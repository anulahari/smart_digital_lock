==> flow/design.v <==
`timescale 1ns / 1ps
module top_diglock_fpga (
    input clk,       
    input rst,     
    input [7:0]pin,  
    input req_access,      
    output [2:0] LEDR  
);
    wire lock_open, alarm, deny_access;
    wire [3:0] level  = pin[7:4];
    wire [3:0] id     = pin[3:0];
    wire [3:0] stored_level = 4'b0111;
    wire [3:0] stored_id    = 4'b0111;
    wire first_four_match = (level == stored_level);
    wire last_four_match  = (id == stored_id);
    diglock u1 (
        .clk(clk),
        .rst(rst),  
        .req_access(req_access),  
        .pin(pin),
        .first_four_match(first_four_match),
        .last_four_match(last_four_match),
        .lock_open(lock_open),
        .alarm(alarm),
        .deny_access(deny_access)
    );
    assign LEDR[0] = lock_open;
    assign LEDR[2] = alarm;
    assign LEDR[1] = deny_access;
endmodule
`timescale 1ns / 1ps
module diglock (
    input wire clk, rst, 
    input wire req_access,
    input wire [7:0] pin, 
    input wire first_four_match, 
    input wire last_four_match,  
    output reg lock_open,   
    output reg alarm,        
    output reg deny_access  
);
    parameter IDLE        = 3'b000,
              CHECK_LVL   = 3'b001,
              CHECK_ID    = 3'b010,
              ACCESS_OK   = 3'b011,
              ACCESS_DENY = 3'b100,
              ALARM_STATE = 3'b101;
    reg [2:0] state;
    reg [1:0] deny_count;
   wire count_eq_3;
   always @(posedge clk or posedge rst) begin
        if (rst) begin
            state <= IDLE;
            lock_open <= 0;
            alarm <= 0;
            deny_access <= 0;
        end  
        else begin
            deny_access <= 0; 
            case (state)
                IDLE: begin
                    lock_open <= 0;
                    alarm <= 0;
                    if (req_access) begin
                        state <= CHECK_LVL;
                    end
                end
                CHECK_LVL: begin
                    if (first_four_match)
                        state <= CHECK_ID;
                    else
                        state <= ACCESS_DENY;
                end
                CHECK_ID: begin
                    if (last_four_match)
                        state <= ACCESS_OK;
                    else
                        state <= ACCESS_DENY;
                end
                ACCESS_OK: begin
                    lock_open <= 1;
                    state <= IDLE;
                end
                ACCESS_DENY: begin
                    deny_access <= 1;  
                    lock_open <= 0;
                    if (count_eq_3)
                        state <= ALARM_STATE;
                    else
                        state <= IDLE;
                end
                ALARM_STATE: begin
                    alarm <= 1;
                    lock_open <= 0;
                    state <= IDLE;
                end
            endcase
        end
    end
always @(posedge clk or posedge rst) begin
    if (rst) begin
        deny_count <= 0;
    end 
    else begin
        if (deny_access)
            deny_count <= deny_count + 1;
        else if (lock_open)  
            deny_count <= 0;
    end
end
assign count_eq_3 = (deny_count == 2);  
endmodule 
Tool chain data of top_diglock_fpga
The steps from the RTL of top_diglock_fpga to its reports follow in flow order.
Lines are those of the file above, counted from 1.
Cell names lack the library's common part.
The mark n/a stands for no value.

inputs
  design top = top_diglock_fpga
  clock port = clk
  standard-cell library = sky130hd
  library corner = tt_025C_1v80

After elaboration
Source: Yosys, flattened and elaborated, memories not mapped. Widths are those after wreduce. Registers that Yosys merges into a memory's read port (data or address) are not register bits. Print and check cells do not count. Equal cells are merged and count once.

operators by class
  equality and inequality tests = 9
  muxes and demuxes = 10
  reductions and logical operators = 8
  add/sub/neg operators = 1

operators with widths
  cell                                                              number
  3-bit case mux with 5-bit select                                  1
  3-bit 2-to-1 mux                                                  4
  4-bit by 3-bit == test with 1-bit output (second input constant)  2
  2-bit nonzero test                                                3
  3-bit by 2-bit == test with 1-bit output (second input constant)  2
  3-bit == test (second input constant)                             2
  5-bit nonzero test                                                1
  1-bit case mux with 2-bit select                                  2
  2-bit 2-to-1 mux                                                  2
  3-bit by 1-bit == test with 1-bit output (second input constant)  1
  3-bit zero test                                                   1
  3-bit OR reduction                                                1
  2-bit by 1-bit adder with 2-bit output (second input constant)    1
  2-bit == test (second input constant)                             1
  2-bit != test (second input constant)                             1
  2-bit AND reduction                                               1
  2-bit OR reduction                                                1
  1-bit 2-to-1 mux                                                  1

bit counts
  output and inout bits = 3
  bits in registers = 8

Logic depth
Yosys ltp: most cells in a row. Word level: on the elaborated netlist, between registers, memories and ports. Mapped: between sequential cells and ports; inverters and the memories' decode and read muxes count.

depth
  depth after elaboration = 4
  ABC_AREA = 0
  gate-level depth with buffers = 4
  mapped depth without buffers = 4

Mapped cells and area
Yosys stat after the flow's synthesis: flattened, memories mapped to cells. It holds for the ABC_AREA given above (unset counts as 0); a run with the other value may have another netlist.

cell types
  cell      number  total area (µm²)
  dfrtp_1   10      250.24
  dfstp_2   1       26.275
  inv_1     7       26.275
  buf_4     3       22.522
  nor2_1    5       18.768
  a22o_1    2       17.517
  nand4b_1  2       17.517
  and2_1    2       12.512
  ha_1      1       12.512
  mux2_2    1       11.261
  o221ai_1  1       8.758
  a21o_1    1       7.507
  nor4_1    1       6.256

mapped netlist
  buffers = 3
  standard cells after synthesis = 37
  flip-flops = 11
  cell area after synthesis = 437.9 µm²

By module: a second synthesis without flattening, with its own total; a netlist apart from the flattened one above.

unflattened totals
  cells (unflattened synthesis) = 37
  area total of the unflattened synthesis = 452.9 µm²

Rows give one instance, submodules left out.

by module
  module            area (µm²)  sequential area (µm²)  times used  cells
  diglock           410.4       276.5                  1           32
  top_diglock_fpga  42.5        0.0                    1           5

Timing after synthesis
Path of least setup slack by OpenSTA after synthesis, without wires, with an ideal clock, recovery checks aside; 20% of the period is set as input and as output delay. Where synthesis merged equal registers, the netlist keeps one of their names.

timing path after synthesis
  kind = reg-to-reg
  start point = reg u1.deny_count[0]
  end point = reg u1.deny_count[1]
  stages = 5
  data arrival time = 0.855 ns
  path buffers = 0
  time at the first pin = 0.000 ns
  setup slack = 0.284 ns
  period = 1.26 ns
  setup time = 0.121 ns
  delay of the path = 0.976 ns
  period reached after synthesis = 0.976 ns

"delay of the path" = arrival - input delay + setup time.
"stages": output pins that drive a net of the path, with the launching flip-flop's if there is one; two outputs of one cell count as two.
"period reached after synthesis" = period - worst setup slack (recovery checks aside). The figure is calculated, with input and output delays left at 20% of the set period.
Between the ends stands the longest chain of elaborated cells between them, by number of cells; it is not shown to be the way that was timed. Of several equally long chains one is given.
A line is the first line of the expression or statement that the cell stems from. Yosys adds cells for indexed reads and writes and turns some case tables into memories.
At most two assigning lines are given for a register; there are more.

between the ends, after synthesis
  cell sequence = dfrtp_1 inv_1 ha_1 inv_1 a22o_1
  cells in the longest elaborated chain = 2
  elaborated cells between the ends (all ways) = 2
  those cells by class = add/sub (1); mux (1)

ends and longest elaborated chain, after synthesis
  element                                 RTL line  text
  start: declaration                      49        reg [1:0] deny_count;
  start: assignment                       102       deny_count <= 0;
  start: assignment                       106       deny_count <= deny_count + 1;
  2-bit by 1-bit adder with 2-bit output  106
  2-bit 2-to-1 mux                        105       if (deny_access)
  end: assignment                         102
  end: assignment                         106
  end: declaration                        49

Timing after layout
From the final timing report of record 2: the path of least setup slack in the routed layout; clock arrival at registers is part of the times.

timing path after layout
  kind = reg-to-reg
  start point = reg u1.deny_count[0]
  end point = reg u1.deny_count[0]
  setup time = 0.11 ns
  data arrival time = 1.17 ns
  period = 0.82 ns
  stages = 4
  time at the first pin = 0.27 ns
  path buffers = 2
  setup slack = -0.20 ns

Between the ends stands the longest chain of elaborated cells between them, by number of cells; it is not shown to be the way that was timed. Of several equally long chains one is given.
At most two assigning lines are given for a register; there are more.

between the ends, after layout
  cell sequence = dfrtp_1 buf_4 buf_6 mux2_4
  cells in the longest elaborated chain = 2
  elaborated cells between the ends (all ways) = 2
  those cells by class = add/sub (1); mux (1)

ends and longest elaborated chain, after layout
  element                                 RTL line  text
  start: declaration                      49        reg [1:0] deny_count;
  start: assignment                       102       deny_count <= 0;
  start: assignment                       106       deny_count <= deny_count + 1;
  2-bit by 1-bit adder with 2-bit output  106
  2-bit 2-to-1 mux                        105       if (deny_access)
  end: assignment                         102
  end: assignment                         106
  end: declaration                        49

Hand-over note for top_diglock_fpga

top_diglock_fpga through Yosys and OpenROAD on sky130hd: 2 stored runs, unordered, with their settings and measured results. The constraints put input and output delay at 20% of the set period each and load the outputs with 0.01 pF.
"worst setup path time": the worst setup path's part of the clock period (all of it between registers, 20% less for each end at a port) less its slack. A launch clock that arrives late makes it longer, a capture clock that arrives late makes it shorter.
"power": no workload was simulated; the value follows from the tool's default switching activity.

Record 1
==> flow/run.sh <==
#!/bin/bash
# the make line also repeats the synthesis and layout settings of config.mk as NAME=value (left out here)
make -C /OpenROAD-flow-scripts/flow DESIGN_CONFIG=/design/flow/config.mk WORK_HOME=/design/flow/orfs CLKGATE_MAP_FILE= finish
==> flow/config.mk <==
export PLATFORM = sky130hd
export DESIGN_NAME = top_diglock_fpga
export DESIGN_NICKNAME = top_diglock_fpga
export VERILOG_FILES = /design/flow/design.v
export SDC_FILE = /design/flow/constraint.sdc
export NUM_CORES = 4
export LEC_CHECK = 0
export CAP_MARGIN = 20
export CELL_PAD_IN_SITES_DETAIL_PLACEMENT = 0
export CELL_PAD_IN_SITES_GLOBAL_PLACEMENT = 3
export CORE_ASPECT_RATIO = 1.94
export CORE_MARGIN = 2
export CORE_UTILIZATION = 66
export CTS_CLUSTER_SIZE = 17
export GPL_ROUTABILITY_DRIVEN = 1
export GPL_TIMING_DRIVEN = 1
export MAX_ROUTING_LAYER = met4
export MIN_ROUTING_LAYER = met2
export PLACE_DENSITY = 0.88
export SLEW_MARGIN = 5
==> flow/constraint.sdc <==
create_clock -name core_clock -period 1.21 [get_ports {clk}]
set_input_delay 0.2420 -clock core_clock [delete_from_list [all_inputs] [get_ports {clk}]]
set_output_delay 0.2420 -clock core_clock [all_outputs]
set_load 0.01 [all_outputs]

==> results of record 1 <==
did not finish, floorplanning stopped with PDN-0185

Record 2
==> flow/run.sh <==
#!/bin/bash
# the make line also repeats the synthesis and layout settings of config.mk as NAME=value (left out here)
make -C /OpenROAD-flow-scripts/flow DESIGN_CONFIG=/design/flow/config.mk WORK_HOME=/design/flow/orfs CLKGATE_MAP_FILE= finish
==> flow/config.mk <==
export PLATFORM = sky130hd
export DESIGN_NAME = top_diglock_fpga
export DESIGN_NICKNAME = top_diglock_fpga
export VERILOG_FILES = /design/flow/design.v
export SDC_FILE = /design/flow/constraint.sdc
export NUM_CORES = 4
export LEC_CHECK = 0
export CAP_MARGIN = 20
export CELL_PAD_IN_SITES_DETAIL_PLACEMENT = 2
export CORE_MARGIN = 2
export CORE_UTILIZATION = 23
export CTS_CLUSTER_DIAMETER = 45
export GPL_TIMING_DRIVEN = 1
export MIN_ROUTING_LAYER = met2
export PLACE_DENSITY = 0.87
export SETUP_SLACK_MARGIN = 0.05
export SLEW_MARGIN = 40
export TNS_END_PERCENT = 85
==> flow/constraint.sdc <==
create_clock -name core_clock -period 0.82 [get_ports {clk}]
set_input_delay 0.1640 -clock core_clock [delete_from_list [all_inputs] [get_ports {clk}]]
set_output_delay 0.1640 -clock core_clock [all_outputs]
set_load 0.01 [all_outputs]

==> results of record 2 <==
chip area after synthesis (Yosys): 437.9 µm²
die area: 2269.1 µm²
standard-cell area of the final layout: 669.4 µm²
utilization: 0.379
worst setup slack after layout: -0.200 ns
power: 1.694 mW
worst setup path time: 1.02 ns
worst setup path kind: reg-to-reg

End of note.
